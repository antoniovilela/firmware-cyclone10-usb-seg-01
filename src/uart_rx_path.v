==> flow/design.v <==
`timescale 1ns / 1ps
module uart_rx_path(
	input clk_i,
	input uart_rx_i,
	output [7:0] uart_rx_data_o,
	output uart_rx_done,
	output baud_bps_tb			 
    );
parameter [12:0] BAUD_DIV     = 13'd5208;    
parameter [12:0] BAUD_DIV_CAP = 13'd2604;    
reg [12:0] baud_div=0;				           
reg baud_bps=0;					               
reg bps_start=0;					           
always@(posedge clk_i)
begin
	if(baud_div==BAUD_DIV_CAP)	    	      
		begin
			baud_bps<=1'b1;
			baud_div<=baud_div+1'b1;
		end
	else if(baud_div<BAUD_DIV && bps_start)   
		begin
			baud_div<=baud_div+1'b1;
			baud_bps<=0;
		end
	else
		begin
			baud_bps<=0;
			baud_div<=0;
		end
end
reg [4:0] uart_rx_i_r=5'b11111;			     
always@(posedge clk_i)
begin
	uart_rx_i_r<={uart_rx_i_r[3:0],uart_rx_i};
end
wire uart_rx_int=uart_rx_i_r[4] | uart_rx_i_r[3] | uart_rx_i_r[2] | uart_rx_i_r[1] | uart_rx_i_r[0];
reg [3:0] bit_num=0;	       
reg uart_rx_done_r=0;	       
reg state=1'b0;
reg [7:0] uart_rx_data_o_r0=0; 
reg [7:0] uart_rx_data_o_r1=0; 
always@(posedge clk_i)
begin
	uart_rx_done_r<=1'b0;
	case(state)
		1'b0 : 
			if(!uart_rx_int) 
				begin
					bps_start<=1'b1;
					state<=1'b1;
				end
		1'b1 :			
			if(baud_bps)	 
				begin
					bit_num<=bit_num+1'b1;
					if(bit_num<4'd9)	 
						uart_rx_data_o_r0[bit_num-1]<=uart_rx_i;
				end
			else if(bit_num==4'd10)  
				begin
					bit_num<=0;
					uart_rx_done_r<=1'b1;
					uart_rx_data_o_r1<=uart_rx_data_o_r0;
					state<=1'b0; 
					bps_start<=0;
				end
		default:;
	endcase
end
assign baud_bps_tb=baud_bps; 
assign uart_rx_data_o=uart_rx_data_o_r1;		
assign uart_rx_done=uart_rx_done_r;
endmodule
# From RTL to reports: uart_rx_path
# Tool output for the design above, in the order of the flow.
# Lines are those of the file above, counted from 1.
# The mark -- stands for no value.
# inputs
top	uart_rx_path
clock_port	clk_i
cell_library	sky130hd
pvt_corner	tt_025C_1v80

# After elaboration
# Counts by Yosys on the flattened word-level netlist (proc, flatten, opt, wreduce; memories kept). Register bits leave out memories and registers merged into their read ports (data or address). Print and check cells are left out. Cells with the same type and inputs are merged into one.
# op_classes
n_cmp	2
n_eq	7
n_mux	17
shift	2
addsub	4
reduce_logical	7
n_logic	9
# op_table
op	count
1-bit by 33-bit variable shift with 8-bit output	1
1-bit by 33-bit variable shift with 8-bit output with constant A	1
32-bit negator with 33-bit output	1
13-bit two-way mux	2
8-bit two-way mux	3
13-bit by 1-bit adder with 13-bit output with constant B	1
13-bit by 12-bit equality test with 1-bit output with constant B	1
13-bit less-than comparator with constant B	1
3-bit AND reduction	3
8-bit AND	1
8-bit OR	1
8-bit NOT	1
4-bit two-way mux	2
1-bit two-way mux	8
2-bit != test with constant B	3
4-bit by 1-bit subtractor with 5-bit output with constant B	1
1-bit OR	4
2-bit by 1-bit != test with 1-bit output with constant B	2
4-bit by 1-bit adder with 4-bit output with constant B	1
4-bit less-than comparator with constant B	1
4-bit equality test with constant B	1
1-bit parallel mux with 2-bit select	2
1-bit NOT	2
2-bit AND reduction	1
2-bit nonzero test	1
2-bit OR reduction	1
1-bit logical AND	1
# word_totals
regBits	42
output_inout_bits	10
wordCells	57
input_bits	2

# Longest topological paths
# Longest topological path by Yosys (ltp), each cell counted once; first at word level (registers and memories cut), then after technology mapping (sequential cells cut; the memories' decode and read muxes count).
# depth
ltp_word	9
abc_area	0
ltp_mapped	11
depth_no_buf	10

# Mapped cells and area
# Source: synth_stat.txt of the flow (Yosys; design flattened, memories mapped). It holds for the ABC_AREA given above (unset counts as 0); a run with the other value may have another netlist.
# Totals and module areas in this step are rounded.
# mapped
sequential_area_um2	1050
area_um2	2220
buffers	6
flip_flops	42
mapped_cells	202
# by_type
type	count	area_total_um2
sky130_fd_sc_hd__edfxtp_1	21	630.605
sky130_fd_sc_hd__dfxtp_1	21	420.403
sky130_fd_sc_hd__ha_1	13	162.656
sky130_fd_sc_hd__xnor2_1	11	96.342
sky130_fd_sc_hd__a21oi_1	18	90.086
sky130_fd_sc_hd__mux2_1	7	78.826
sky130_fd_sc_hd__nor3_1	9	45.043
sky130_fd_sc_hd__inv_1	11	41.29
sky130_fd_sc_hd__nand3b_1	5	37.536
sky130_fd_sc_hd__nor4_2	3	37.536
sky130_fd_sc_hd__o2111ai_1	4	35.034
sky130_fd_sc_hd__nand2_1	9	33.782
sky130_fd_sc_hd__nor2_1	9	33.782
sky130_fd_sc_hd__and2_1	5	31.28
sky130_fd_sc_hd__nand3_1	6	30.029
sky130_fd_sc_hd__o211ai_1	4	30.029
sky130_fd_sc_hd__xor2_1	3	26.275
sky130_fd_sc_hd__nor4_1	4	25.024
# Not listed: further types 27, cells in them 39.

# Worst setup path after synthesis
# OpenSTA on the mapped netlist: ideal clock, no wires. The path of least setup slack (recovery checks aside). Input and output delay are each 20% of the period. Register names are those of the netlist, which keeps one name where synthesis merged equal registers.
# synth_timing
path_type	register to register
startpoint	reg bit_num[0]
endpoint	reg uart_rx_data_o_r0[1]
delay_ns	3.397
required_time_ns	6.728
t_first_pin_ns	0.000
path_buffers	1
setup_ns	0.262
stages	12
slack_ns	3.593
period_ns	6.99
t_arrival_ns	3.135
synth_period_reached_ns	3.397
# "delay_ns" = arrival - input delay + setup time.
# "stages": output pins that drive a net of the path, with the launching flip-flop's if there is one; two outputs of one cell count as two.
# "synth_period_reached_ns" is the clock period less the worst setup slack; recovery checks do not enter. This is arithmetic on one report: input and output delays are still those of the set period (20% each).
# The rows between start and end are the longest chain of elaborated cells between them; the timing report does not say that the signal goes this way. Where chains are equally long, one stands for them.
# Each line given opens the expression or statement behind the cell; cells for indexed reads and writes are added by Yosys, which also makes memories of some case tables.
# Lines with a computed index may be missing from the assigning lines.
# Ways into the end's enable are left out, as the timed path ends at the data pin.
# synth_between
cell_sequence	sky130_fd_sc_hd__edfxtp_1 > sky130_fd_sc_hd__buf_2 > sky130_fd_sc_hd__inv_1 > sky130_fd_sc_hd__ha_1 > sky130_fd_sc_hd__or3_2 > sky130_fd_sc_hd__a21oi_1 > sky130_fd_sc_hd__o21ai_0 > sky130_fd_sc_hd__ha_1 > sky130_fd_sc_hd__or4b_4 > sky130_fd_sc_hd__nor4_2 > sky130_fd_sc_hd__o211ai_1 > sky130_fd_sc_hd__mux2_1
elab_chain_cells	9
cells_between	11
lines_between	4
cone_classes	add/sub: 2; compare: 1; shift: 2; mux: 3; logic: 3
# synth_lines
item	line	text
from (decl)	38	reg [3:0] bit_num=0;
from (assign)	56	bit_num<=bit_num+1'b1;
from (assign)	62	bit_num<=0;
4-bit by 1-bit subtractor with 5-bit output	58	uart_rx_data_o_r0[bit_num-1]<=uart_rx_i;
32-bit negator with 33-bit output	58
1-bit by 33-bit variable shift with 8-bit output	58
8-bit NOT	58
8-bit AND	58
8-bit OR	58
8-bit two-way mux	57	if(bit_num<4'd9)
8-bit two-way mux	54	if(baud_bps)
8-bit two-way mux	46	case(state)
to (decl)	41	reg [7:0] uart_rx_data_o_r0=0;

# Path in the finished layout
# Path of least setup slack in the final report of flow run A (OpenROAD, finished layout, wires in). Where an end is a register, its clock arrival counts in the times.
# layout_timing
path_type	register to register
startpoint	reg bit_num[1]
endpoint	reg uart_rx_data_o_r0[3]
slack_ns	0.16
stages	11
period_ns	3.64
required_time_ns	3.68
t_first_pin_ns	0.28
setup_ns	0.24
path_buffers	0
t_arrival_ns	3.52
# The rows between start and end are the longest chain of elaborated cells between them; the timing report does not say that the signal goes this way. Where chains are equally long, one stands for them.
# Lines with a computed index may be missing from the assigning lines.
# Ways into the end's enable are left out, as the timed path ends at the data pin.
# layout_between
cell_sequence	sky130_fd_sc_hd__edfxtp_1 > sky130_fd_sc_hd__inv_1 > sky130_fd_sc_hd__ha_1 > sky130_fd_sc_hd__or3_2 > sky130_fd_sc_hd__a21oi_1 > sky130_fd_sc_hd__o21ai_0 > sky130_fd_sc_hd__ha_1 > sky130_fd_sc_hd__or4b_4 > sky130_fd_sc_hd__nor4_2 > sky130_fd_sc_hd__o211ai_1 > sky130_fd_sc_hd__mux2_1
elab_chain_cells	9
cells_between	11
lines_between	4
cone_classes	add/sub: 2; compare: 1; shift: 2; mux: 3; logic: 3
# layout_lines
item	line	text
from (decl)	38	reg [3:0] bit_num=0;
from (assign)	56	bit_num<=bit_num+1'b1;
from (assign)	62	bit_num<=0;
4-bit by 1-bit subtractor with 5-bit output	58	uart_rx_data_o_r0[bit_num-1]<=uart_rx_i;
32-bit negator with 33-bit output	58
1-bit by 33-bit variable shift with 8-bit output	58
8-bit NOT	58
8-bit AND	58
8-bit OR	58
8-bit two-way mux	57	if(bit_num<4'd9)
8-bit two-way mux	54	if(baud_bps)
8-bit two-way mux	46	case(state)
to (decl)	41	reg [7:0] uart_rx_data_o_r0=0;

# Top module uart_rx_path; platform sky130hd; tools Yosys and OpenROAD; 2 stored runs in no particular order. Input and output delays are each 20% of the period that was set; the output load is 0.01 pF.
# By "clock_period_reached_ns" is meant the clock period of the run minus its worst setup slack. This is arithmetic on one report: input and output delays are still those of the set period (20% each).
# "timing.worst_path_ns" = time allowed to the worst setup path (clock period - input delay - output delay, where it has them) - its slack; a late launch clock adds to it, a late capture clock takes from it.
# "power.total_w" is the tool's figure for a default switching activity; nothing was simulated.
# The measured numbers are rounded.
# Among the settings, -- means not set for that run.
# Among the results, -- means that no value is shown for the run.
run	period_ns	CORE_UTILIZATION	SETUP_SLACK_MARGIN	CELL_PAD_IN_SITES_GLOBAL_PLACEMENT	CELL_PAD_IN_SITES_DETAIL_PLACEMENT	ABC_AREA	GPL_ROUTABILITY_DRIVEN	SLEW_MARGIN	MIN_ROUTING_LAYER	CAP_MARGIN	CORE_MARGIN	PLACE_DENSITY_LB_ADDON	HOLD_SLACK_MARGIN	CORE_ASPECT_RATIO	TNS_END_PERCENT	GPL_TIMING_DRIVEN	synth_area_um2	die_um2	cell_area_final_um2	post_route_util_pct	worst_setup_slack_ns	fin_tns_ns	hold_ws_ns	power.total_w	clock_period_reached_ns	timing.worst_path_ns	worst_path_kind
flow run A	3.64	22	-0.09	2	2	0	1	5	met1	20	2	--	--	--	--	--	2220	10900	2650	27.1	0.163	0.000	0.355	0.000894	3.477	3.48	register to register
flow run B	3.6	58	--	1	2	--	1	20	met2	20	2	0.1	0.02	1.54	20	1	--	--	--	--	--	--	--	--	--	--	--
# Flow run B: not finished: placement ended with error DPL-0033
