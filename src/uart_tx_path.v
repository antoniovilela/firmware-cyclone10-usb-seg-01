==> flow/design.v <==
`timescale 1ns / 1ps
module uart_tx_path(
	input clk_i,
	input [7:0] uart_tx_data_i,	          
	input uart_tx_en_i,			          
	output uart_tx_o
);
parameter BAUD_DIV     = 13'd5208;       
parameter BAUD_DIV_CAP = 13'd2604;       
reg [12:0] baud_div=0;			          
reg baud_bps=0;				              
(* MARKDEBUG = "TRUE" *)reg [9:0] send_data=10'b1111111111;      
(* MARKDEBUG = "TRUE" *)reg [3:0] bit_num=0;	                 
reg uart_send_flag=0;	                 
reg uart_tx_o_r=1;		                 
always@(posedge clk_i)
begin
	if(baud_div==BAUD_DIV_CAP)	         
		begin
			baud_bps<=1'b1;
			baud_div<=baud_div+1'b1;
		end
	else if(baud_div<BAUD_DIV && uart_send_flag) 
		begin
			baud_div<=baud_div+1'b1;
			baud_bps<=0;	
		end
	else
		begin
			baud_bps<=0;
			baud_div<=0;
		end
end
always@(posedge clk_i)
begin
	if(uart_tx_en_i)	 
		begin
			uart_send_flag<=1'b1;
			send_data<={1'b1,uart_tx_data_i,1'b0}; 
		end
	else if(bit_num==4'd10)	 
		begin
			uart_send_flag<=1'b0;
			send_data<=10'b1111_1111_11;
		end
end
always@(posedge clk_i)
begin
	if(uart_send_flag)	 
		begin
			if(baud_bps) 
				begin
					if(bit_num<=4'd9)
						begin
							uart_tx_o_r<=send_data[bit_num];	 
							bit_num<=bit_num+1'b1;
						end
				end
			else if(bit_num==4'd10)
				bit_num<=4'd0;
		end
	else
		begin
			uart_tx_o_r<=1'b1;	 
			bit_num<=0;
		end
end
assign uart_tx_o=uart_tx_o_r;
endmodule
Tool chain data of uart_tx_path. What the tools print for uart_tx_path, step after step. Lines are those of the file above, counted from 1. Library cell names are shortened. The mark -- stands for no value.

Top: uart_tx_path. Clock: clk_i. Standard-cell library: sky130hd. Timing corner: tt_025C_1v80.

Elaborated design. Counts by Yosys on the flattened word-level netlist (proc, flatten, opt, wreduce; memories kept). Register bits leave out memories and registers merged into their read ports (data or address). Print and check cells are left out. Cells with the same type and inputs are merged into one.

The entry for add/sub/neg operators reads 2. Under $lt $le $gt $ge stands 2. Equality and inequality tests: 3. The entry for shift-type cells reads 1. Mux-type cells: 8. For reductions and logical operators the number is 5.

Operators by type and width (count): two-way mux 13 bit (2); two-way mux 9 bit (2); adder 13 x 1 -> 13 bit (second input constant) (1); equality test 13 x 12 -> 1 bit (second input constant) (1); < comparator 13 bit (second input constant) (1); two-way mux 4 bit (3); indexed select 10 x 4 -> 1 bit (1); AND reduction 2 bit (2); nonzero test 2 bit (2); adder 4 x 1 -> 4 bit (second input constant) (1); <= comparator 4 bit (second input constant) (1); equality test 4 bit (second input constant) (1); != test 2 x 1 -> 1 bit (second input constant) (1); logical AND 1 bit (1); two-way mux 1 bit (1).

The figure for flip-flop bits (word level) is 29. For input bits the number is 10. Output and inout port bits: 1. For elaborated cells the number is 28.

Depth. Longest topological path by Yosys (ltp), each cell counted once; first at word level (registers and memories cut), then after technology mapping (sequential cells cut; the memories' decode and read muxes count).

Depth after elaboration: 4. The figure for ABC_AREA is 0. Under mapped depth stands 7. The figure for depth with buffers taken out is 6.

After synthesis. Source: synth_stat.txt of the flow (Yosys; design flattened, memories mapped). It holds for the ABC_AREA given above (unset counts as 0); a run with the other value may have another netlist. The area totals of this step are shown rounded.

Cell types (count): dfxtp_1 (21); edfxtp_1 (8); ha_1 (6); a21o_1 (9); nor2_1 (17); mux2i_1 (6); xnor2_1 (6); xor2_1 (5); inv_1 (10); buf_6 (3); o21ai_0 (6); nor2b_1 (4); nand2_1 (6); nand3_1 (4); nand4_1 (3); nor3_1 (3); o21bai_1 (2); and2_1 (2).

Not listed: further types 20, cells in them 21.

The entry for cell count reads 142. Cell area after synthesis: 1400 sq um. The entry for sequential part of the area reads 660 sq um. For mapped flip-flops the number is 29. Buffer cells: 4.

Timing after synthesis. OpenSTA on the mapped netlist: ideal clock, no wires. The path of least setup slack (recovery checks aside). Input and output delay are each 20% of the period. Register names are those of the netlist, which keeps one name where synthesis merged equal registers.

Kind: register -> register. Start: register bit_num[0]. End: register send_data[7]. For clock period the number is 1.61 ns. For time at the first pin the number is 0.000 ns. The figure for arrival time is 1.202 ns. Under required time stands 1.356 ns. The figure for path slack is 0.154 ns. Under delay of the path stands 1.456 ns. The entry for stages reads 6. For buffers on the path the number is 0. Under period reached after synthesis stands 1.456 ns.

"delay of the path" = arrival - input delay + setup time. "stages" counts driving pins, that of a launching flip-flop among them; a cell with two outputs on the path counts twice. "period reached after synthesis" = period - worst setup slack (recovery checks aside). The figure is calculated, with input and output delays left at 20% of the set period. The rows between start and end are the longest chain of elaborated cells between them; the timing report does not say that the signal goes this way. Where chains are equally long, one stands for them. Each line given opens the expression or statement behind the cell; cells for indexed reads and writes are added by Yosys, which also makes memories of some case tables. A register here has more assigning lines than the two given. Ways into the end's enable are left out, as the timed path ends at the data pin.

Path through: dfxtp_1 inv_1 ha_1 nand3b_1 nor2_1 a21o_1. The figure for cells in the longest elaborated chain is 3. Elaborated cells on any way between the ends: 3.

Ends and longest elaborated chain, post-synthesis: start, declared (RTL line 13) `(* MARKDEBUG = "TRUE" *)reg [3:0] bit_num=0;`; start, assigned (RTL line 56) `bit_num<=bit_num+1'b1;`; start, assigned (RTL line 60) `bit_num<=4'd0;`; equality test 4 bit (RTL line 41) `else if(bit_num==4'd10)`; two-way mux 9 bit (RTL line 41); two-way mux 9 bit (RTL line 36) `if(uart_tx_en_i)`; end, assigned (RTL line 39) `send_data<={1'b1,uart_tx_data_i,1'b0};`; end, assigned (RTL line 44) `send_data<=10'b1111_1111_11;`; end, declared (RTL line 12) `(* MARKDEBUG = "TRUE" *)reg [9:0] send_data=10'b1111111111;`.

Worst path after layout. Path of least setup slack in the final report of flow run A (OpenROAD, finished layout, wires in). Where an end is a register, its clock arrival counts in the times.

Kind: register -> register. Start: register bit_num[1]. End: register send_data[7]. For clock period the number is 1.88 ns. For time at the first pin the number is 0.28 ns. The figure for arrival time is 1.81 ns. Under required time stands 2.03 ns. The figure for path slack is 0.22 ns. The entry for stages reads 5. For buffers on the path the number is 0.

The rows between start and end are the longest chain of elaborated cells between them; the timing report does not say that the signal goes this way. Where chains are equally long, one stands for them. A register here has more assigning lines than the two given. Ways into the end's enable are left out, as the timed path ends at the data pin.

Path through: dfxtp_1 ha_1 nand3b_1 nor2_2 a21o_1. The figure for cells in the longest elaborated chain is 3. Elaborated cells on any way between the ends: 3.

Ends and longest elaborated chain, after layout: start, declared (RTL line 13) `(* MARKDEBUG = "TRUE" *)reg [3:0] bit_num=0;`; start, assigned (RTL line 56) `bit_num<=bit_num+1'b1;`; start, assigned (RTL line 60) `bit_num<=4'd0;`; equality test 4 bit (RTL line 41) `else if(bit_num==4'd10)`; two-way mux 9 bit (RTL line 41); two-way mux 9 bit (RTL line 36) `if(uart_tx_en_i)`; end, assigned (RTL line 39) `send_data<={1'b1,uart_tx_data_i,1'b0};`; end, assigned (RTL line 44) `send_data<=10'b1111_1111_11;`; end, declared (RTL line 12) `(* MARKDEBUG = "TRUE" *)reg [9:0] send_data=10'b1111111111;`.

FLOW RESULTS
============

Module uart_tx_path, platform sky130hd: 2 stored runs of the flow (Yosys, OpenROAD) with differing settings, in no particular order. Input and output delays are each 20% of the period that was set; the output load is 0.01 pF. By "achieved period" is meant the clock period of the run minus its worst setup slack. This is arithmetic on one report: input and output delays are still those of the set period (20% each). "worst path time": the worst setup path's part of the clock period (all of it between registers, 20% less for each end at a port) less its slack. A launch clock that arrives late makes it longer, a capture clock that arrives late makes it shorter. "total power after layout": no workload was simulated; the value follows from the tool's default switching activity. Measured values are rounded.

Files of flow run A:
==> flow/run.sh <==
#!/bin/bash
# the make line also repeats the synthesis and layout settings of config.mk as NAME=value (left out here)
make -C /OpenROAD-flow-scripts/flow DESIGN_CONFIG=/design/flow/config.mk WORK_HOME=/design/flow/orfs CLKGATE_MAP_FILE= finish
==> flow/config.mk <==
export PLATFORM = sky130hd
export DESIGN_NAME = uart_tx_path
export DESIGN_NICKNAME = uart_tx_path
export VERILOG_FILES = /design/flow/design.v
export SDC_FILE = /design/flow/constraint.sdc
export NUM_CORES = 4
export LEC_CHECK = 0
export ABC_AREA = 0
export CAP_MARGIN = 15
export CELL_PAD_IN_SITES_GLOBAL_PLACEMENT = 3
export CORE_MARGIN = 9
export CORE_UTILIZATION = 29
export CTS_CLUSTER_DIAMETER = 122
export GPL_TIMING_DRIVEN = 0
export SLEW_MARGIN = 20
export TNS_END_PERCENT = 35
==> flow/constraint.sdc <==
create_clock -name core_clock -period 1.88 [get_ports {clk_i}]
set_input_delay 0.3760 -clock core_clock [delete_from_list [all_inputs] [get_ports {clk_i}]]
set_output_delay 0.3760 -clock core_clock [all_outputs]
set_load 0.01 [all_outputs]

Results of flow run A. The total die area stands at 7,700 sq um. The standard-cell area after layout is 1,700 sq um. The setup slack of the worst path is 0.22 ns. The measured utilization in the final report is 37%. The worst path time is 1.66 ns. Class of the worst setup path: register -> register. For the total power after layout the run shows 1.7 mW. For the mapped cell area after synthesis the run shows 1,400 sq um. The lowest hold slack reads 0.46 ns. The total negative slack stands at 0.000 ns. The achieved period reads 1.656 ns.

Files of flow run B:
==> flow/run.sh <==
#!/bin/bash
# the make line also repeats the synthesis and layout settings of config.mk as NAME=value (left out here)
make -C /OpenROAD-flow-scripts/flow DESIGN_CONFIG=/design/flow/config.mk WORK_HOME=/design/flow/orfs CLKGATE_MAP_FILE= finish
==> flow/config.mk <==
export PLATFORM = sky130hd
export DESIGN_NAME = uart_tx_path
export DESIGN_NICKNAME = uart_tx_path
export VERILOG_FILES = /design/flow/design.v
export SDC_FILE = /design/flow/constraint.sdc
export NUM_CORES = 4
export LEC_CHECK = 0
export ABC_AREA = 0
export CAP_MARGIN = 10
export CORE_ASPECT_RATIO = 1.1
export CORE_MARGIN = 2
export CORE_UTILIZATION = 31
export CTS_CLUSTER_DIAMETER = 89
export GPL_ROUTABILITY_DRIVEN = 0
export GPL_TIMING_DRIVEN = 0
export MAX_ROUTING_LAYER = met4
export PLACE_DENSITY_LB_ADDON = 0.18
export SLEW_MARGIN = 20
==> flow/constraint.sdc <==
create_clock -name core_clock -period 2.24 [get_ports {clk_i}]
set_input_delay 0.4480 -clock core_clock [delete_from_list [all_inputs] [get_ports {clk_i}]]
set_output_delay 0.4480 -clock core_clock [all_outputs]
set_load 0.01 [all_outputs]

Results of flow run B. For the mapped cell area after synthesis the run shows 1,400 sq um. The measured utilization in the final report is 38%. The setup slack of the worst path is 0.52 ns. For the total power after layout the run shows 1.4 mW. The achieved period reads 1.719 ns. The total negative slack stands at 0.000 ns. The worst path time is 1.72 ns. Class of the worst setup path: register -> register. The total die area stands at 5,100 sq um. The standard-cell area after layout is 1,700 sq um. The lowest hold slack reads 0.45 ns.
