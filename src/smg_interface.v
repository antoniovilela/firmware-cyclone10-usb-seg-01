==> flow/design.v <==
module smg_control_module
(
    input CLK,
	 input RSTn,
	 input [11:0]Number_Sig,
	 output [3:0]Number_Data
);
	 parameter T1MS = 16'd49999;             
	  reg [15:0]C1;
	 always @ ( posedge CLK or negedge RSTn )
	     if( !RSTn )
		      C1 <= 16'd0;
		  else if( C1 == T1MS )
		      C1 <= 16'd0;
		  else
		      C1 <= C1 + 1'b1;
	 reg [3:0]i;
	 reg [3:0]rNumber;
	 always @ ( posedge CLK or negedge RSTn )
	     if( !RSTn )
		      begin
		          i <= 4'd0;
			    	 rNumber <= 4'd0;
				end
		  else 
		      case( i )
					 0:
					 if( C1 == T1MS ) i <= i + 1'b1;
					 else rNumber <= Number_Sig[3:0];
					 1:
					 if( C1 == T1MS ) i <= i + 1'b1;
					 else rNumber <= Number_Sig[7:4];
					 2:
					 if( C1 == T1MS ) i <= 4'd0;
					 else rNumber <= Number_Sig[11:8];
				endcase
	 assign Number_Data = rNumber;
endmodule
module smg_encode_module
(
	 input CLK,
	 input RSTn,
	 input [3:0]Number_Data,
	 output [7:0]SMG_Data
);
	 parameter _0 = 8'b1100_0000, _1 = 8'b1111_1001, _2 = 8'b1010_0100, 
	           _3 = 8'b1011_0000, _4 = 8'b1001_1001, _5 = 8'b1001_0010, 
				  _6 = 8'b1000_0010, _7 = 8'b1111_1000, _8 = 8'b1000_0000,
				  _9 = 8'b1001_0000;
	 reg [7:0]rSMG;
	 always @ ( posedge CLK or negedge RSTn )
	     if( !RSTn )
		      begin
				    rSMG <= 8'b1111_1111;
				end
        else 
		       case( Number_Data )
					  4'd0 : rSMG <= _0;
					  4'd1 : rSMG <= _1;
					  4'd2 : rSMG <= _2;
					  4'd3 : rSMG <= _3;
					  4'd4 : rSMG <= _4;
					  4'd5 : rSMG <= _5;
					  4'd6 : rSMG <= _6;
					  4'd7 : rSMG <= _7;
					  4'd8 : rSMG <= _8;
					  4'd9 : rSMG <= _9;
				 endcase
	 assign SMG_Data = rSMG;
endmodule
module smg_interface
(
    input CLK,
	 input RSTn,
	 input [11:0]Number_Sig,
	 output [7:0]SMG_Data,
	 output [2:0]Scan_Sig
);
	 wire [3:0]Number_Data;
	 smg_control_module U1
	 (
	    .CLK( CLK ),
		 .RSTn( RSTn ),
		 .Number_Sig( Number_Sig ),     
		 .Number_Data( Number_Data )    
	 );
    smg_encode_module U2
	 (
	     .CLK( CLK ),
		  .RSTn( RSTn ),
		  .Number_Data( Number_Data ),    
		  .SMG_Data( SMG_Data )           
	 );
	 smg_scan_module U3
	 (
	     .CLK( CLK ),
		  .RSTn( RSTn ),
		  .Scan_Sig( Scan_Sig )   
	 );
endmodule
module smg_scan_module
(
    input CLK, 
	 input RSTn, 
	 output [2:0]Scan_Sig
);
	 parameter T1MS = 16'd49999;
	 reg [15:0]C1;
	 always @ ( posedge CLK or negedge RSTn )
	     if( !RSTn )
		      C1 <= 16'd0;
		  else if( C1 == T1MS )
		      C1 <= 16'd0;
		  else
		      C1 <= C1 + 1'b1;
	 reg [3:0]i;
	 reg [2:0]rScan;
	 always @ ( posedge CLK or negedge RSTn )
	     if( !RSTn )
		      begin
		          i <= 4'd0;
		          rScan <= 3'b000;
			   end
		  else 
		      case( i )
					 0:
		          if( C1 == T1MS ) i <= i + 1'b1;
					 else rScan <= 3'b100;
					 1:
					 if( C1 == T1MS ) i <= i + 1'b1;
					 else rScan <= 3'b010;
					 2:
					 if( C1 == T1MS ) i <= 4'd0;
					 else rScan <= 3'b001;
				endcase
	 assign Scan_Sig = rScan;
endmodule
# Reports on smg_interface

Tool output for the design above, in the order of the flow.
Lines are those of the file above, counted from 1.
Cell names lack the library's common part.
Not given: --

Top: smg_interface
Clock: CLK
Library: sky130hd
Corner: tt_025C_1v80

# Elaborated design

Counts by Yosys on the flattened word-level netlist (proc, flatten, opt, wreduce; memories kept). Register bits leave out memories and registers merged into their read ports (data or address). Print and check cells are left out. Cells with the same type and inputs are merged into one.

Add/sub/neg operators: 4
Eq/ne operators: 25
Mux-type cells: 17
Reduce/logical cells: 12

Operators with widths:

| cell                                                   | number |
| parallel mux 8 bit (select 10 bit)                     | 1 |
| adder 16 x 1 -> 16 bit (second input constant)         | 2 |
| equality test 16 bit (second input constant)           | 2 |
| two-way mux 16 bit                                     | 2 |
| two-way mux 4 bit                                      | 7 |
| equality test 4 x 2 -> 1 bit (second input constant)   | 4 |
| equality test 4 x 3 -> 1 bit (second input constant)   | 4 |
| parallel mux 4 bit (select 2 bit)                      | 2 |
| inequality test 2 bit (second input constant)          | 6 |
| equality test 4 x 1 -> 1 bit (second input constant)   | 3 |
| logical NOT 4 bit                                      | 3 |
| parallel mux 4 bit (select 3 bit)                      | 1 |
| nonzero test 10 bit                                    | 1 |
| parallel mux 3 bit (select 3 bit)                      | 1 |
| two-way mux 3 bit                                      | 3 |
| inequality test 2 x 1 -> 1 bit (second input constant) | 4 |
| adder 4 x 1 -> 4 bit (second input constant)           | 2 |
| equality test 4 bit (second input constant)            | 2 |
| AND reduction 4 bit                                    | 2 |
| AND reduction 3 bit                                    | 2 |
| nonzero test 3 bit                                     | 2 |
| OR reduction 2 bit                                     | 2 |

Flip-flop bits (word level): 55
Input port bits: 14
Output and inout bits: 11
Elaborated cells: 65

# Longest topological paths

Longest topological path by Yosys (ltp), each cell counted once; first at word level (registers and memories cut), then after technology mapping (sequential cells cut; the memories' decode and read muxes count).

Depth after elaboration: 4
ABC_AREA: 0
Depth in mapped cells: 6

# Mapped cells and area

Yosys stat after the flow's synthesis: flattened, memories mapped to cells. It holds for the ABC_AREA given above (unset counts as 0); a run with the other value may have another netlist.

Cells in the netlist: 256
Synthesis area: 2665.1 um^2
Sequential area: 1360.1 um^2
Flip-flop cells: 54
Buffers: 14

Cells by type:

| cell     | number | total area (um^2) |
| dfrtp_1  | 47     | 1.18E+03 |
| dfstp_2  | 7      | 183.926 |
| xor2_1   | 14     | 122.618 |
| xnor2_1  | 11     | 96.342 |
| nor2_1   | 24     | 90.086 |
| nand2_1  | 23     | 86.333 |
| nand4_1  | 10     | 62.56 |
| nand3_1  | 11     | 55.053 |
| clkbuf_1 | 12     | 45.043 |
| mux2_2   | 4      | 45.043 |
| o31ai_1  | 6      | 45.043 |
| and3_1   | 7      | 43.792 |
| a21oi_1  | 7      | 35.034 |
| and4_1   | 4      | 35.034 |
| o21ai_0  | 7      | 35.034 |
| nand2b_1 | 5      | 31.28 |
| ha_1     | 2      | 25.024 |
| a211oi_1 | 3      | 22.522 |

Not listed: further types 35, cells in them 52.
By module: a second synthesis without flattening, with its own total; a netlist apart from the flattened one above.

Cells (unflattened synthesis): 254
Area total of the unflattened synthesis: 2657.5 um^2

Each row is one instance without its submodules.

Modules:

| module             | instances | cells | area (um^2) | seq. area (um^2) |
| smg_control_module | 1         | 118   | 1208.7      | 600.6 |
| smg_scan_module    | 1         | 94    | 1041.0      | 575.6 |
| smg_encode_module  | 1         | 42    | 407.9       | 183.9 |
| smg_interface      | 1         | 0     | 0.0         | 0.0 |

# Timing after synthesis

OpenSTA on the mapped netlist: ideal clock, no wires. The path of least setup slack (recovery checks aside). Input and output delay are each 20% of the period. Register names are those of the netlist, which keeps one name where synthesis merged equal registers.

Path kind: reg2reg
Start point: register U3.C1[13]
End point: register U3.i[1]
Period: 1.88 ns
Library setup time: 0.127 ns
Time at the first pin: 0.000 ns
Data arrival time: 1.659 ns
Setup slack: 0.093 ns
Delay of the path: 1.786 ns
Stages: 5
Path buffers: 0
Synthesis period reached: 1.787 ns

"delay of the path" is the arrival time less input delay plus setup time.
"stages" counts driving pins, that of a launching flip-flop among them; a cell with two outputs on the path counts twice.
"synthesis period reached" = period - worst setup slack (recovery checks aside). The figure is calculated, with input and output delays left at 20% of the set period.
The rows between start and end are the longest chain of elaborated cells between them; the timing report does not say that the signal goes this way. Where chains are equally long, one stands for them.
A line is the first line of the expression or statement that the cell stems from. Yosys adds cells for indexed reads and writes and turns some case tables into memories.
At most two assigning lines are given for a register; there are more.

Cell sequence: dfrtp_1 or4b_4 nor4_4 nand2_1 mux2_1
Cells in the longest elaborated chain: 3
Elaborated cells on any way between the ends: 7

RTL lines, path after synthesis:

| what                              | line | text |
| from (decl)                       | 108  | `reg [15:0]C1;` |
| from (assign)                     | 111  | `C1 <= 16'd0;` |
| from (assign)                     | 115  | `C1 <= C1 + 1'b1;` |
| equality test 16 bit              | 133  | `if( C1 == T1MS ) i <= 4'd0;` |
| two-way mux 4 bit                 | 133  |  |
| parallel mux 4 bit (select 2 bit) | 125  | `case( i )` |
| to (assign)                       | 127  | `if( C1 == T1MS ) i <= i + 1'b1;` |
| to (assign)                       | 130  | `if( C1 == T1MS ) i <= i + 1'b1;` |
| to (decl)                         | 116  | `reg [3:0]i;` |

# Worst path after layout

From the final timing report of stored run 1: the path of least setup slack in the routed layout; clock arrival at registers is part of the times.

Path kind: reg2reg
Start point: register U3.C1[11]
End point: register U3.i[1]
Period: 1.41 ns
Library setup time: 0.11 ns
Time at the first pin: 0.31 ns
Data arrival time: 2.08 ns
Setup slack: -0.46 ns
Stages: 5
Path buffers: 0

The rows between start and end are the longest chain of elaborated cells between them; the timing report does not say that the signal goes this way. Where chains are equally long, one stands for them.
At most two assigning lines are given for a register; there are more.

Cell sequence: dfrtp_1 or4b_4 nor4_4 nand2_1 mux2_4
Cells in the longest elaborated chain: 3
Elaborated cells on any way between the ends: 7

RTL lines, path post-layout:

| what                              | line | text |
| from (decl)                       | 108  | `reg [15:0]C1;` |
| from (assign)                     | 111  | `C1 <= 16'd0;` |
| from (assign)                     | 115  | `C1 <= C1 + 1'b1;` |
| equality test 16 bit              | 133  | `if( C1 == T1MS ) i <= 4'd0;` |
| two-way mux 4 bit                 | 133  |  |
| parallel mux 4 bit (select 2 bit) | 125  | `case( i )` |
| to (assign)                       | 127  | `if( C1 == T1MS ) i <= i + 1'b1;` |
| to (assign)                       | 130  | `if( C1 == T1MS ) i <= i + 1'b1;` |
| to (decl)                         | 116  | `reg [3:0]i;` |

# Flow runs of smg_interface

smg_interface through Yosys and OpenROAD on sky130hd: 2 stored runs, unordered, with their settings and measured results. The constraints put input and output delay at 20% of the set period each and load the outputs with 0.01 pF.
"clock period achieved" is the run's clock period less its worst setup slack. It is reckoned from that one timing run; input and output delays stay at 20% of the period that was set.
"time of the worst setup path" means the part of the period allowed to the worst setup path (the constraints hold back 20% at inputs and 20% at outputs) less its slack; where the path has registers, the arrival times of their clocks count too.

## Stored run 1

==> flow/run.sh <==
#!/bin/bash
# the make line also repeats the synthesis and layout settings of config.mk as NAME=value (left out here)
make -C /OpenROAD-flow-scripts/flow DESIGN_CONFIG=/design/flow/config.mk WORK_HOME=/design/flow/orfs CLKGATE_MAP_FILE= finish
==> flow/config.mk <==
export PLATFORM = sky130hd
export DESIGN_NAME = smg_interface
export DESIGN_NICKNAME = smg_interface
export VERILOG_FILES = /design/flow/design.v
export SDC_FILE = /design/flow/constraint.sdc
export NUM_CORES = 4
export LEC_CHECK = 0
export CAP_MARGIN = 20
export CELL_PAD_IN_SITES_DETAIL_PLACEMENT = 1
export CORE_MARGIN = 2
export CORE_UTILIZATION = 46
export CTS_CLUSTER_DIAMETER = 44
export GPL_ROUTABILITY_DRIVEN = 0
export HOLD_SLACK_MARGIN = -0.09
export MAX_ROUTING_LAYER = met5
export SETUP_SLACK_MARGIN = 0.22
export SLEW_MARGIN = 20
export TNS_END_PERCENT = 40
==> flow/constraint.sdc <==
create_clock -name core_clock -period 1.41 [get_ports {CLK}]
set_input_delay 0.2820 -clock core_clock [delete_from_list [all_inputs] [get_ports {CLK}]]
set_output_delay 0.2820 -clock core_clock [all_outputs]
set_load 0.01 [all_outputs]

| result of stored run 1 | value |
|---|---|
| synthesis area | 2665.1 um^2 |
| full die area | 6418.4 um^2 |
| std-cell area (final layout) | 3911.2 um^2 |
| lowest setup slack | -0.463 ns |
| summed negative setup slack | -9.243 ns |
| clock period achieved | 1.873 ns |
| time of the worst setup path | 1.87 ns |
| kind of the worst setup path | reg2reg |

## Stored run 2

==> flow/run.sh <==
#!/bin/bash
# the make line also repeats the synthesis and layout settings of config.mk as NAME=value (left out here)
make -C /OpenROAD-flow-scripts/flow DESIGN_CONFIG=/design/flow/config.mk WORK_HOME=/design/flow/orfs CLKGATE_MAP_FILE= finish
==> flow/config.mk <==
export PLATFORM = sky130hd
export DESIGN_NAME = smg_interface
export DESIGN_NICKNAME = smg_interface
export VERILOG_FILES = /design/flow/design.v
export SDC_FILE = /design/flow/constraint.sdc
export NUM_CORES = 4
export LEC_CHECK = 0
export CAP_MARGIN = 20
export CELL_PAD_IN_SITES_GLOBAL_PLACEMENT = 3
export CORE_MARGIN = 3
export CORE_UTILIZATION = 51
export GPL_TIMING_DRIVEN = 1
export MAX_ROUTING_LAYER = met5
export PLACE_DENSITY_LB_ADDON = 0.27
export SETUP_SLACK_MARGIN = 0.05
export SLEW_MARGIN = 20
export TNS_END_PERCENT = 85
==> flow/constraint.sdc <==
create_clock -name core_clock -period 1.55 [get_ports {CLK}]
set_input_delay 0.3100 -clock core_clock [delete_from_list [all_inputs] [get_ports {CLK}]]
set_output_delay 0.3100 -clock core_clock [all_outputs]
set_load 0.01 [all_outputs]

Stored run 2: did not finish, placement stopped with FLW-0024
